==> flow/design.v <==
module UART_receiver_for_A(  
input clk,  
input RxD,  
output [7:0] RxData,  
output output_level);  
reg [3:0] bitcounter = 0;  
reg [1:0] samplecounter = 0;  
reg clear_bitcounter, inc_bitcounter, inc_samplecounter, clear_samplecounter;  
reg [13:0] counter = 0;  
reg state = 0;  
reg nextstate;  
reg shift;  
reg [9:0] rxshiftreg;  
reg output_reset = 0;  
reg [31:0] time_counter = 0;  
parameter clk_freq = 100_000_000;  
parameter baud_rate = 9_600;  
parameter oversamples = 4;  
parameter reset_counter = clk_freq/(baud_rate*oversamples);  
parameter counter_mid_sample = (oversamples/2);  
parameter num_bit = 10;  
parameter reset_key = 8'b01111010;  
parameter reset_high_seconds = 1;
parameter reset_time_counter = clk_freq*reset_high_seconds;
assign RxData = rxshiftreg [8:1];  
assign output_level = output_reset;
always @ (posedge clk) begin
counter <= counter +1;  
if (counter >= reset_counter-1) begin  
counter <=0;  
state <= nextstate;  
if (shift)rxshiftreg <= {RxD,rxshiftreg[9:1]};  
if (clear_samplecounter) samplecounter <=0;  
if (inc_samplecounter) samplecounter <= samplecounter +1;  
if (clear_bitcounter) bitcounter <=0;  
if (inc_bitcounter)bitcounter <= bitcounter +1;  
end
if (output_reset == 0 && rxshiftreg[8:1] == reset_key)
output_reset <= 1;
if (output_reset == 1)
if (time_counter >= reset_time_counter) begin
time_counter <= 0;
output_reset <= 0;
rxshiftreg[8:1] <= 0;
end
else time_counter <= time_counter +1;
end
always @ (posedge clk) begin  
shift <= 0;  
clear_samplecounter <=0;  
inc_samplecounter <=0;  
clear_bitcounter <=0;  
inc_bitcounter <=0;  
nextstate <=0;  
case (state)
0: begin  
if (RxD)  
nextstate <=0;  
else begin  
nextstate <=1;  
clear_bitcounter <=1;  
clear_samplecounter <=1;  
end
end
1: begin  
nextstate <= 1;  
if (samplecounter == counter_mid_sample - 1) shift <= 1;  
if (samplecounter == oversamples - 1) begin  
if (bitcounter == num_bit - 1)  
nextstate <= 0;  
inc_bitcounter <=1;  
clear_samplecounter <=1;  
end
else inc_samplecounter <=1;  
end
default: nextstate <=0;  
endcase
end
endmodule
* Tool chain data of UART_receiver_for_A *
The steps from the RTL of UART_receiver_for_A to its reports follow in flow order.
Line numbers count from 1 in the design file above.
Cell names lack the library's common part.
The mark - stands for no value.

set-up
  top module = UART_receiver_for_A
  clock input = clk
  standard-cell library = sky130hd
  timing corner = tt_025C_1v80

* Word level *
Counts by Yosys on the flattened word-level netlist (proc, flatten, opt, wreduce; memories kept). Register bits leave out memories and registers merged into their read ports (data or address). Print and check cells are left out. Cells with the same type and inputs are merged into one.

bit counts
  word-level cells = 51
  bits in registers = 69
  input bits = 2

operators by class
  bitwise gates (word level) = 2
  eq/ne operators = 4
  magnitude comparators = 2
  add/subtract/negate cells = 4
  muxes and demuxes = 19
  reduce/logical cells = 6

operators with widths
  cell                                            number
  adder 32 x 1 -> 32 bit with constant B          1
  >= comparator 32 x 27 -> 1 bit with constant B  1
  two-way mux 8 bit                               4
  adder 14 x 1 -> 14 bit with constant B          1
  >= comparator 14 x 12 -> 1 bit with constant B  1
  two-way mux 1 bit                               9
  equality test 8 x 7 -> 1 bit with constant B    1
  two-way mux 4 bit                               2
  AND reduction 2 bit                             3
  nonzero test 2 bit                              2
  adder 4 x 1 -> 4 bit with constant B            1
  equality test 4 bit with constant B             1
  case mux 1 bit (select 2 bit)                   2
  two-way mux 2 bit                               2
  NOT 1 bit                                       2
  adder 2 x 1 -> 2 bit with constant B            1
  equality test 2 x 1 -> 1 bit with constant B    1
  equality test 2 bit with constant B             1
  logical AND 1 bit                               1

* Depth *
Depth = most cells in a row (Yosys ltp): at word level without a register or memory, in the mapped netlist without a sequential cell, where the memories' decode and read muxes count.

logic depth
  word-level depth = 5
  ABC_AREA = 1
  gate-level depth with buffers = 12
  gate-level depth less buffers = 12

* Mapped cells and area *
The flow's flattened synthesis, as Yosys stat reports it; memories are mapped. The netlist is that of the ABC_AREA named above (0 if unset); the other value can give another one.

cell types
  cell      number  area in all (um^2)
  edfxtp_1  40      1.2E+03
  dfxtp_1   29      580.557
  nand2_1   103     386.621
  nor2_1    70      262.752
  inv_1     60      225.216
  nand3_1   23      115.11
  ha_1      7       87.584
  a21oi_1   16      80.077
  nor2_2    12      75.072
  o21ai_0   15      75.072
  xor2_1    8       70.067
  buf_4     8       60.058
  nor3_1    10      50.048
  nand4_1   6       37.536
  xnor2_1   4       35.034
  buf_6     3       33.782
  nand2_2   4       25.024
  nor3b_2   2       25.024

Other cell types: 16; their cells: 27.

mapped netlist
  flip-flops = 69
  standard cells after synthesis = 447
  buffers = 14
  synthesis area = 3621.0 um^2
  area of sequential cells = 1781.7 um^2

* Worst setup path after synthesis *
Path of least setup slack by OpenSTA after synthesis, without wires, with an ideal clock, recovery checks aside; 20% of the period is set as input and as output delay. Where synthesis merged equal registers, the netlist keeps one of their names.

path post-synthesis
  kind = register to output
  from = register output_reset
  to = output output_level
  path delay = 1.079 ns
  launch time at the first pin = 0.000 ns
  external output delay = 0.578 ns
  data required time = 2.312 ns
  driving pins on the path = 1
  arrival time = 1.079 ns
  clock period = 2.89 ns
  slack = 1.233 ns
  buffers on the path = 0
  synthesis period reached = 1.657 ns

"path delay" = arrival - input delay + setup time.
At an output port there is no setup time.
"driving pins on the path" counts driving pins, that of a launching flip-flop among them; a cell with two outputs on the path counts twice.
"synthesis period reached" = period - worst setup slack (recovery checks aside). The figure is calculated, with input and output delays left at 20% of the set period.

between the ends, post-synthesis
  cell sequence = dfxtp_1
  cells in the longest elaborated chain = 0

ends and longest elaborated chain, post-synthesis
  item           line  RTL
  from (decl)    14    reg output_reset = 0;
  from (assign)  39    output_reset <= 1;
  from (assign)  43    output_reset <= 0;
  to (decl)      5     output output_level);

* Worst path after layout *
Path of least setup slack in the final report of stored run 1 (OpenROAD, finished layout, wires in). Where an end is a register, its clock arrival counts in the times.

path after layout
  kind = register to register
  from = register time_counter[18]
  to = register time_counter[6]
  library setup time = 0.15 ns
  slack = -0.20 ns
  driving pins on the path = 10
  buffers on the path = 2
  clock period = 1.42 ns
  data required time = 1.60 ns
  launch time at the first pin = 0.34 ns
  arrival time = 1.80 ns

Between the ends stands the longest chain of elaborated cells between them, by number of cells; it is not shown to be the way that was timed. Of several equally long chains one is given.
Each line given opens the expression or statement behind the cell; cells for indexed reads and writes are added by Yosys, which also makes memories of some case tables.

between the ends, after layout
  cell sequence = edfxtp_1 nand2_2 nand2_1 nand2_2 nor2_1 nor2_1 nand2_2 buf_8 buf_4 nor3b_2
  cells in the longest elaborated chain = 1

ends and longest elaborated chain, after layout
  item                            line  RTL
  from (decl)                     15    reg [31:0] time_counter = 0;
  from (assign)                   42    time_counter <= 0;
  from (assign)                   46    else time_counter <= time_counter +1;
  >= comparator 32 x 27 -> 1 bit  41    if (time_counter >= reset_time_counter) begin
  to (assign)                     42
  to (assign)                     46
  to (decl)                       15

Memo
Re: implementation data of UART_receiver_for_A

Below are 2 stored runs of the flow (Yosys, OpenROAD; platform sky130hd) on UART_receiver_for_A, each with its settings and what was measured, unordered. Constraints: input delay and output delay 20% of the set period each, output load 0.01 pF.
"achieved clock period" is the run's clock period less its worst setup slack. It is reckoned from that one timing run; input and output delays stay at 20% of the period that was set.
By "worst setup path time" is meant the share of the clock period that the worst setup path is allowed (20% is reserved at inputs, 20% at outputs), minus its slack. Clock arrival times at its registers enter into it.

Stored run 1
==> flow/run.sh <==
#!/bin/bash
# the make line also repeats the synthesis and layout settings of config.mk as NAME=value (left out here)
make -C /OpenROAD-flow-scripts/flow DESIGN_CONFIG=/design/flow/config.mk WORK_HOME=/design/flow/orfs CLKGATE_MAP_FILE= finish
==> flow/config.mk <==
export PLATFORM = sky130hd
export DESIGN_NAME = UART_receiver_for_A
export DESIGN_NICKNAME = UART_receiver_for_A
export VERILOG_FILES = /design/flow/design.v
export SDC_FILE = /design/flow/constraint.sdc
export NUM_CORES = 4
export LEC_CHECK = 0
export ABC_AREA = 1
export CAP_MARGIN = 20
export CELL_PAD_IN_SITES_GLOBAL_PLACEMENT = 0
export CORE_MARGIN = 6
export CORE_UTILIZATION = 36
export GPL_TIMING_DRIVEN = 0
export HOLD_SLACK_MARGIN = 0.21
export PLACE_DENSITY_LB_ADDON = 0.08
export SETUP_SLACK_MARGIN = 0.33
export SLEW_MARGIN = 20
export TNS_END_PERCENT = 15
==> flow/constraint.sdc <==
create_clock -name core_clock -period 1.42 [get_ports {clk}]
set_input_delay 0.2840 -clock core_clock [delete_from_list [all_inputs] [get_ports {clk}]]
set_output_delay 0.2840 -clock core_clock [all_outputs]
set_load 0.01 [all_outputs]

==> results of stored run 1 <==
chip area after synthesis (Yosys): 3621.0 um^2
die area: 12609.0 um^2
standard-cell area of the final layout: 4838.4 um^2
worst setup slack after layout: -0.205 ns
total negative slack: -5.010 ns
achieved clock period: 1.625 ns
worst setup path time: 1.62 ns
worst setup path kind: register to register

Stored run 2
==> flow/run.sh <==
#!/bin/bash
# the make line also repeats the synthesis and layout settings of config.mk as NAME=value (left out here)
make -C /OpenROAD-flow-scripts/flow DESIGN_CONFIG=/design/flow/config.mk WORK_HOME=/design/flow/orfs CLKGATE_MAP_FILE= finish
==> flow/config.mk <==
export PLATFORM = sky130hd
export DESIGN_NAME = UART_receiver_for_A
export DESIGN_NICKNAME = UART_receiver_for_A
export VERILOG_FILES = /design/flow/design.v
export SDC_FILE = /design/flow/constraint.sdc
export NUM_CORES = 4
export LEC_CHECK = 0
export CAP_MARGIN = 20
export CORE_MARGIN = 2
export CORE_UTILIZATION = 40
export SLEW_MARGIN = 20
==> flow/constraint.sdc <==
create_clock -name core_clock -period 2.2 [get_ports {clk}]
set_input_delay 0.4400 -clock core_clock [delete_from_list [all_inputs] [get_ports {clk}]]
set_output_delay 0.4400 -clock core_clock [all_outputs]
set_load 0.01 [all_outputs]

==> results of stored run 2 <==
chip area after synthesis (Yosys): 3269.4 um^2
die area: 8912.3 um^2
standard-cell area of the final layout: 3742.3 um^2
worst setup slack after layout: 0.175 ns
total negative slack: 0.000 ns
achieved clock period: 2.025 ns
worst setup path time: 2.03 ns
worst setup path kind: register to register
